==> flow/design.v <==
`timescale 1ps / 1ps
module ksa(input logic clk, input logic rst_n,
           input logic en, output logic rdy,
           input logic [23:0] key,
           output logic [7:0] addr, input logic [7:0] rddata, output logic [7:0] wrdata, output logic wren);
    logic [7:0] i;
    logic [7:0] s_i;
    logic [7:0] temp_si;
    logic [7:0] j;
    logic [7:0] s_j;
    logic [8:0] counter;
    enum {INITALIZE, READ_i, READ_j, WRITE_i, WRITE_j, ERROR} state;
    always_ff @(posedge clk)begin
        if(~rst_n) begin
            state <= INITALIZE;
            counter <= 0;
            i <= 0;
            j <= 0;
            s_i <= 0;
            s_j <= 0;
        end
        else begin
            case (state)
                INITALIZE: begin
						  counter <= 0;
                    i <= 0;
                    j <= 0;
                    s_i <= 0;
                    s_j <= 0; 
                    if(en)
                        state <= READ_i;
                    else
                        state <= INITALIZE;
                end
                READ_i: begin 
								state <= READ_j;
					 end
                READ_j: begin
								state <= WRITE_i;
								i <= i;
							   s_i <= rddata;
							   j <= j + rddata + key[23 - (8 * (i % 3)) -: 8]; 
								s_j <= s_j;
					end
                WRITE_i: begin
							state <= WRITE_j;
							i <= i;
							j <= j;
							s_i <= s_i;
							s_j <= rddata;
					 end
                WRITE_j: begin
					     j <= j;
                    s_i <= s_i;
                    i <= i + 1;
                    counter <= counter + 1;
                    s_j <= s_j;
                    if(counter < 255)
                        state <= READ_i;
                    else
                        state <= INITALIZE;
                end
                default: begin
							state <= ERROR;
							i <= i;
							j <= j;
							s_i <= s_i;
							s_j <= s_j;
					 end
            endcase
        end
    end
    always_comb begin
        case (state)
            INITALIZE: begin
                rdy = 1'b1;
                addr = 0;
                wrdata = 0;
                wren = 0;
                temp_si = 'x;
            end
            READ_i: begin
                rdy = 0;
                addr = i;
                wrdata = 0;
                wren = 0;
                temp_si = 'x;
            end
            READ_j: begin
                temp_si = rddata;
                addr = j + rddata + key[23 - (8 * (i % 3)) -: 8];
                rdy = 0;
                wrdata = 0;
                wren = 0;
            end
            WRITE_i: begin
                rdy = 0;
                addr = i;
                wrdata = rddata;
                wren = 1;
                temp_si = 'x;
            end
            WRITE_j: begin
                rdy = 0;
                addr = j;
                wrdata = s_i;
                wren = 1;
                temp_si = 'x;
            end
            default: begin
                rdy = 0;
                addr = 0;
                wrdata = 0;
                wren = 0;
                temp_si = 'x;
            end
        endcase   
    end
endmodule: ksa
=== Tool chain data of ksa ===
Tool output for the design above, in the order of the flow.
Lines are those of the file above, counted from 1.
Operators carry their Yosys type and port widths (W data, S select, Z words).
Cell names lack the library's common part.
A cell with -- has no value.

* Top: ksa
* Clock port: clk
* Cell library: sky130hd
* Corner: tt_025C_1v80

=== Elaborated design ===
Counts by Yosys on the flattened word-level netlist (proc, flatten, opt, wreduce; memories kept). Register bits leave out memories and registers merged into their read ports (data or address). Print and check cells are left out. Cells with the same type and inputs are merged into one.

* Add/subtract/negate cells: 7
* $mul: 0
* Div/mod/pow operators: 1
* Magnitude comparators: 1
* Equal/unequal tests: 4
* Shift-type cells: 1
* Mux-type cells: 11
* Bitwise logic cells: 0
* Reduce/logical cells: 5

{| class="wikitable"
|+ Operators by type and width
! operator !! number
|-
| $pmux W32 S5 || 1
|-
| $eq A32 B2 Y1 const B || 2
|-
| $mod A8 B2 Y32 const B || 1
|-
| $pmux W8 S2 || 4
|-
| $shiftx A24 B32 Y8 || 1
|-
| $add A32 B1 Y32 const B || 1
|-
| $eq A32 B1 Y1 const B || 1
|-
| $eq A32 B3 Y1 const B || 1
|-
| $sub A32 B4 Y32 const B || 1
|-
| $logic_not A32 Y1 || 1
|-
| $sub A5 B32 Y32 const A || 1
|-
| $pmux W8 S3 || 1
|-
| $pmux W9 S2 || 1
|-
| $add A8 B8 Y8 || 2
|-
| $add A9 B1 Y9 const B || 1
|-
| $lt A9 B8 Y1 const B || 1
|-
| $add A8 B1 Y8 const B || 1
|-
| $reduce_bool A2 Y1 || 2
|-
| $reduce_or A2 Y1 || 2
|-
| $mux W1 || 4
|}

* Register bits: 65
* Latch bits: 0
* Memory bits (writable): 0
* ROM bits: 0
* Word width x clocked read ports: 0
* Memories: 0
* Input port bits: 35
* Output and inout port bits: 18
* Word-level cells: 35

=== Logic depth ===
Longest topological path by Yosys (ltp), each cell counted once; first at word level (registers and memories cut), then after technology mapping (sequential cells cut; the memories' decode and read muxes count).

* Depth after elaboration: 7
* ABC_AREA: 0
* Mapped depth: 41
* Depth with buffers taken out: 38

=== After synthesis ===
The flow's flattened synthesis, as Yosys stat reports it; memories are mapped. The netlist is that of the ABC_AREA named above (0 if unset); the other value can give another one.
Totals and module areas in this step are rounded.

{| class="wikitable"
|+ Cells by type
! cell !! number
|-
| dfxtp_1 || 38
|-
| nand2_1 || 49
|-
| ha_1 || 14
|-
| mux2i_1 || 17
|-
| fa_1 || 8
|-
| and3_1 || 19
|-
| nor2b_1 || 19
|-
| a21oi_1 || 22
|-
| xnor2_1 || 10
|-
| o21ai_0 || 17
|-
| nor2_1 || 22
|-
| a22o_1 || 8
|-
| inv_1 || 18
|-
| nor3b_1 || 9
|-
| nand3_1 || 13
|-
| xor2_1 || 7
|-
| a22oi_1 || 8
|-
| and2_1 || 9
|}

Not listed: further types 66, cells in them 140.

* Cells in the netlist: 447
* Synthesis area: 3,640 µm²
* Flip-flop cells: 38
* Buffers: 25

=== Worst setup path after synthesis ===
OpenSTA on the mapped netlist: ideal clock, no wires. The path of least setup slack (recovery checks aside). Input and output delay are each 20% of the period. Register names are those of the netlist, which keeps one name where synthesis merged equal registers.

* Path type: reg-to-output
* Start point: reg i[6]
* End point: out addr[7]
* Clock period: 9.21 ns
* Output delay: 1.842 ns
* Time at the first pin: 0.000 ns
* Arrival: 7.213 ns
* Required time: 7.368 ns
* Slack: 0.155 ns
* Path delay: 7.213 ns
* Driving pins on the path: 41
* Period reached after synthesis: 9.055 ns

"path delay" = arrival - input delay + setup time.
A path that ends at an output port has no setup time.
"driving pins on the path" counts driving pins, that of a launching flip-flop among them; a cell with two outputs on the path counts twice.
"period reached after synthesis" = period - worst setup slack (recovery checks aside). The figure is calculated, with input and output delays left at 20% of the set period.
The rows between start and end are the longest chain of elaborated cells between them; the timing report does not say that the signal goes this way. Where chains are equally long, one stands for them.
Each line given opens the expression or statement behind the cell; cells for indexed reads and writes are added by Yosys, which also makes memories of some case tables.
A register here has more assigning lines than the two given.

* Cell sequence: dfxtp_1 -> buf_6 -> buf_2 -> clkbuf_1 -> ha_1 -> nand3b_1 -> a21boi_4 -> o21ai_2 -> or4_1 -> nand4_2 -> ha_1 -> nor2_1 -> nand4_1 -> nor2_1 -> xnor2_1 -> ha_1 -> nor3_1 -> and3_1 -> (+5 left out) -> o32ai_1 -> a32oi_2 -> nand2_2 -> and3_1 -> fa_1 -> ha_1 -> inv_1 -> fa_1 -> nor2b_1 -> o21ai_0 -> nand2b_1 -> a21o_1 -> a21oi_1 -> xor2_1 -> nor2b_1 -> o21ai_0 -> a211o_1 -> nand3_1
* Cells in the longest elaborated chain: 7
* Elaborated cells between the ends (all ways): 7
* Classes of those cells: add/sub (4); div (1); shift (1); mux (1)

{| class="wikitable"
|+ Ends and longest elaborated chain, post-synthesis
! item !! line !! source
|-
| start: declaration || 6 || <nowiki>logic [7:0] i;</nowiki>
|-
| start: assignment || 40 || <nowiki>i <= i;</nowiki>
|-
| start: assignment || 47 || <nowiki>i <= i;</nowiki>
|-
| $mod A8 B2 Y32 || 91 || <nowiki>addr = j + rddata + key[23 - (8 * (i % 3)) -: 8];</nowiki>
|-
| $sub A5 B32 Y32 || 91 ||
|-
| $add A32 B1 Y32 || 91 ||
|-
| $sub A32 B4 Y32 || 91 ||
|-
| $shiftx A24 B32 Y8 || 91 ||
|-
| $add A8 B8 Y8 || 91 ||
|-
| $pmux W8 S3 || 74 || <nowiki>case (state)</nowiki>
|-
| end: declaration || 5 || <nowiki>output logic [7:0] addr, input logic [7:0] rddata, output logic [7:0] wrdata, output logic wren);</nowiki>
|}

## Implementation results

module ksa, platform sky130hd, 2 stored runs of the flow under differing settings, order arbitrary. Input and output delays are each 20% of the period that was set; the output load is 0.01 pF.

=== Flow run A ===
{| class="wikitable"
! Setting !! Value
|-
| period_ns || 7.27
|-
| CORE_UTILIZATION || 70
|-
| PLACE_DENSITY_LB_ADDON || 0.29
|-
| CORE_ASPECT_RATIO || 0.72
|-
| CORE_MARGIN || 9
|-
| CELL_PAD_IN_SITES_GLOBAL_PLACEMENT || 2
|-
| TNS_END_PERCENT || 65
|-
| GPL_TIMING_DRIVEN || 0
|-
| MAX_ROUTING_LAYER || met5
|-
| CAP_MARGIN || 20
|-
| SLEW_MARGIN || 20
|}
No final report: placement broke off with FLW-0024.

=== Flow run B ===
{| class="wikitable"
! Setting !! Value
|-
| period_ns || 11.0
|-
| CORE_UTILIZATION || 62
|-
| PLACE_DENSITY_LB_ADDON || 0.29
|-
| CORE_MARGIN || 7
|-
| CELL_PAD_IN_SITES_GLOBAL_PLACEMENT || 2
|-
| TNS_END_PERCENT || 30
|-
| GPL_ROUTABILITY_DRIVEN || 0
|-
| CAP_MARGIN || 15
|-
| SLEW_MARGIN || 5
|}
No final report: placement broke off with FLW-0024.
