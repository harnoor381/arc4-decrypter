==> flow/design.v <==
module init(input logic clk, input logic rst_n,
            input logic en, output logic rdy,
            output logic [7:0] addr, output logic [7:0] wrdata, output logic wren);
logic [15:0] counter;
enum{s0,s1} ps;
always_ff @(posedge clk) begin 
    if(!rst_n) begin 
        {rdy, counter} <= {1'b1, 16'b0};
        ps <= s0;
    end
    else begin 
        case(ps) 
            s0 : begin
                if(en) begin  
                    {rdy, wren, counter} <= {1'b0, 1'b1, 16'b0};
                    ps <= s1;
                end
                else begin 
                    {rdy, wren, counter} <= {1'b1, 1'b0, 16'b0};
                    ps <= s0;
                end
            end
            s1 : begin 
                if(counter < 16'd256) begin 
                    wren <= 1'b1;
                    wrdata <= counter;
                    addr <= counter;
                    counter <= counter + 1'b1;
                    ps <= s1;
                end
                else begin 
                    {rdy, wren, counter} <= {1'b1, 1'b0, 16'b0};
                    ps <= s0;
                end
            end
        endcase
    end
end
endmodule: init
---- Tool chain data of init ----
What the tools print for init, step after step.
Line numbers count from 1 in the design file above.
Operators carry their Yosys type and port widths (W data, S select, Z words).
Cell names lack the library's common part.
The mark n/a stands for no value.
set-up
  design top .............................. init
  clock input ............................. clk
  standard-cell library ................... sky130hd
  timing corner ........................... tt_025C_1v80

---- After elaboration ----
Source: Yosys, flattened and elaborated, memories not mapped. Widths are those after wreduce. Registers that Yosys merges into a memory's read port (data or address) are not register bits. Print and check cells do not count.
cells by class
  muxes and demuxes ....................... 11
  magnitude comparators ................... 1
  reductions and logical operators ........ 5
  eq/ne operators ......................... 2
  add/subtract/negate cells ............... 1
operators with widths
  kind                     count
  $pmux W32 S2             1
  $eq A32 B1 Y1 const B    1
  $logic_not A32 Y1        1
  $pmux W16 S2             1
  $add A16 B1 Y16 const B  1
  $lt A16 B9 Y1 const B    1
  $mux W16                 1
  $mux W1                  6
  $reduce_and A2 Y1        2
  $pmux W1 S2              2
  $reduce_and A3 Y1        1
  $ne A2 B2 Y1 const B     1
  $reduce_bool A2 Y1       1
bit counts
  output and inout port bits .............. 18
  elaborated cells ........................ 25
  flip-flop bits (word level) ............. 58
  input port bits ......................... 3

---- Depth ----
Yosys ltp: most cells in a row. Word level: on the elaborated netlist, between registers, memories and ports. Mapped: between sequential cells and ports; inverters and the memories' decode and read muxes count.
logic depth
  depth after elaboration ................. 3
  ABC_AREA ................................ 0
  depth in mapped cells ................... 5
  depth with buffers taken out ............ 5

---- Mapped cells and area ----
Yosys stat after the flow's synthesis: flattened, memories mapped to cells. It holds for the ABC_AREA given above (unset counts as 0); a run with the other value may have another netlist.
The area totals of this step are shown rounded.
cell types
  cell type  count  total area (sq um)
  dfxtp_1    19     380.365
  edfxtp_1   9      270.259
  buf_4      8      60.058
  and3_1     6      37.536
  nand2_1    9      33.782
  a31oi_1    5      31.28
  nand3_1    6      30.029
  buf_6      2      22.522
  or4_4      2      22.522
  a32o_1     2      20.019
  o21ai_0    4      20.019
  nand4_1    3      18.768
  nor2b_1    3      18.768
  and4_1     2      17.517
  xnor2_1    2      17.517
  nor3_4     1      16.266
  a21boi_0   2      15.014
  a21oi_1    3      15.014
Not listed: further types 12, cells in them 19.
synthesis totals
  cell area after synthesis ............... 0.001164 sq mm
  flip-flop cells ......................... 28
  mapped cells ............................ 107
  buffer cells ............................ 12
  sequential part of the area ............. 0.0006506 sq mm

---- Path before layout ----
Path of least setup slack by OpenSTA after synthesis, without wires, with an ideal clock, recovery checks aside; 20% of the period is set as input and as output delay. Where synthesis merged equal registers, the netlist keeps one of their names.
path post-synthesis
  path kind ............................... reg-to-reg
  start ................................... reg counter[11]
  end ..................................... reg wrdata[0]
  driving pins on the path ................ 4
  delay of the path ....................... 1536 ps
  path buffers ............................ 1
  time at the first pin ................... 0 ps
  clock period ............................ 2090 ps
  arrival ................................. 1234 ps
  slack ................................... 554 ps
  data required time ...................... 1788 ps
  library setup time ...................... 302 ps
  period reached after synthesis .......... 1536 ps
"delay of the path" = arrival - input delay + setup time.
"driving pins on the path" counts driving pins, that of a launching flip-flop among them; a cell with two outputs on the path counts twice.
"period reached after synthesis" = period - worst setup slack (recovery checks aside). The figure is calculated, with input and output delays left at 20% of the set period.
Between the ends stands the longest chain of elaborated cells between them, by number of cells; it is not shown to be the way that was timed. Of several equally long chains one is given.
Each line given opens the expression or statement behind the cell; cells for indexed reads and writes are added by Yosys, which also makes memories of some case tables.
on the way, post-synthesis
  path through ............................ dfxtp_1 -> or4_4 -> nor3_4 -> buf_6
  length of the longest elaborated chain .. 2
  elaborated cells on any way between the ends .. 2
  source lines of those cells ............. 1
  those cells by class .................... compare: 1; reduce/logical: 1
ends and longest elaborated chain, post-synthesis
  element             line  source
  start: declaration  4     logic [15:0] counter;
  start: assignment   28    counter <= counter + 1'b1;
  $lt A16 B9 Y1       24    if(counter < 16'd256) begin
  $reduce_and A3 Y1   n/a
  end: assignment     26    wrdata <= counter;
  end: declaration    3     output logic [7:0] addr, output logic [7:0] wrdata, output logic wren);

---- Worst path after layout ----
From the final timing report of run A: the path of least setup slack in the routed layout; clock arrival at registers is part of the times.
The report prints the path's times to 10 ps; the period is as set.
path post-layout
  path kind ............................... reg-to-reg
  start ................................... reg counter[15]
  end ..................................... reg counter[5]
  driving pins on the path ................ 6
  clock period ............................ 1570 ps
  time at the first pin ................... 310 ps
  library setup time ...................... 50 ps
  arrival ................................. 1840 ps
  slack ................................... -10 ps
  path buffers ............................ 1
  data required time ...................... 1830 ps
Between the ends stands the longest chain of elaborated cells between them, by number of cells; it is not shown to be the way that was timed. Of several equally long chains one is given.
on the way, post-layout
  path through ............................ dfxtp_2 -> or4_4 -> nor3_4 -> buf_12 -> a31oi_1 -> a31oi_1
  length of the longest elaborated chain .. 3
  elaborated cells on any way between the ends .. 3
  source lines of those cells ............. 2
  those cells by class .................... compare: 1; mux: 2
ends and longest elaborated chain, post-layout
  element             line  source
  start: declaration  4     logic [15:0] counter;
  start: assignment   28    counter <= counter + 1'b1;
  $lt A16 B9 Y1       24    if(counter < 16'd256) begin
  $mux W16            24
  $pmux W16 S2        12    case(ps)
  end: assignment     28
  end: declaration    4

Top module init; platform sky130hd; tools Yosys and OpenROAD; 2 stored runs in no particular order. Input and output delays are each 20% of the period that was set; the output load is 0.01 pF.
By "period achieved" is meant the clock period of the run minus its worst setup slack. This is arithmetic on one report: input and output delays are still those of the set period (20% each).
"worst path time" = time allowed to the worst setup path (clock period - input delay - output delay, where it has them) - its slack; a late launch clock adds to it, a late capture clock takes from it.
"power" is the tool's figure for a default switching activity; nothing was simulated.
"worst path time" is given in steps of 10 ps.
The measured numbers are rounded.

---- run A ----
settings
  period_ns = 1.57
  CORE_UTILIZATION = 33
  SETUP_SLACK_MARGIN = 0.33
  PLACE_DENSITY_LB_ADDON = 0.08
  CORE_MARGIN = 3
  CELL_PAD_IN_SITES_GLOBAL_PLACEMENT = 1
  TNS_END_PERCENT = 55
  CTS_CLUSTER_SIZE = 26
  CTS_CLUSTER_DIAMETER = 41
  CAP_MARGIN = 10
  SLEW_MARGIN = 10
results
  post-route setup TNS .................... -26 ps
  standard-cell area after routing ........ 0.001399 sq mm
  cell area after synthesis ............... 0.001164 sq mm
  die outline area ........................ 0.004275 sq mm
  worst hold slack in the final report .... 474 ps
  worst slack on setup checks ............. -12 ps
  worst path time ......................... 1580 ps
  class of the worst setup path ........... reg-to-reg
  power ................................... 0.001341 W
  period achieved ......................... 1582 ps
  post-route utilization .................. 43.7 %

---- run B ----
settings
  period_ns = 1.14
  CORE_UTILIZATION = 27
  PLACE_DENSITY_LB_ADDON = 0.25
  HOLD_SLACK_MARGIN = 0.19
  CELL_PAD_IN_SITES_GLOBAL_PLACEMENT = 3
  TNS_END_PERCENT = 80
  CAP_MARGIN = 35
  MAX_ROUTING_LAYER = met4
  CORE_MARGIN = 2
  SLEW_MARGIN = 20
results
  post-route setup TNS .................... -8031 ps
  standard-cell area after routing ........ 0.001625 sq mm
  cell area after synthesis ............... 0.001164 sq mm
  die outline area ........................ 0.004851 sq mm
  worst hold slack in the final report .... 489 ps
  worst slack on setup checks ............. -441 ps
  worst path time ......................... 1580 ps
  class of the worst setup path ........... reg-to-reg
  power ................................... 0.002032 W
  period achieved ......................... 1581 ps
  post-route utilization .................. 39.8 %
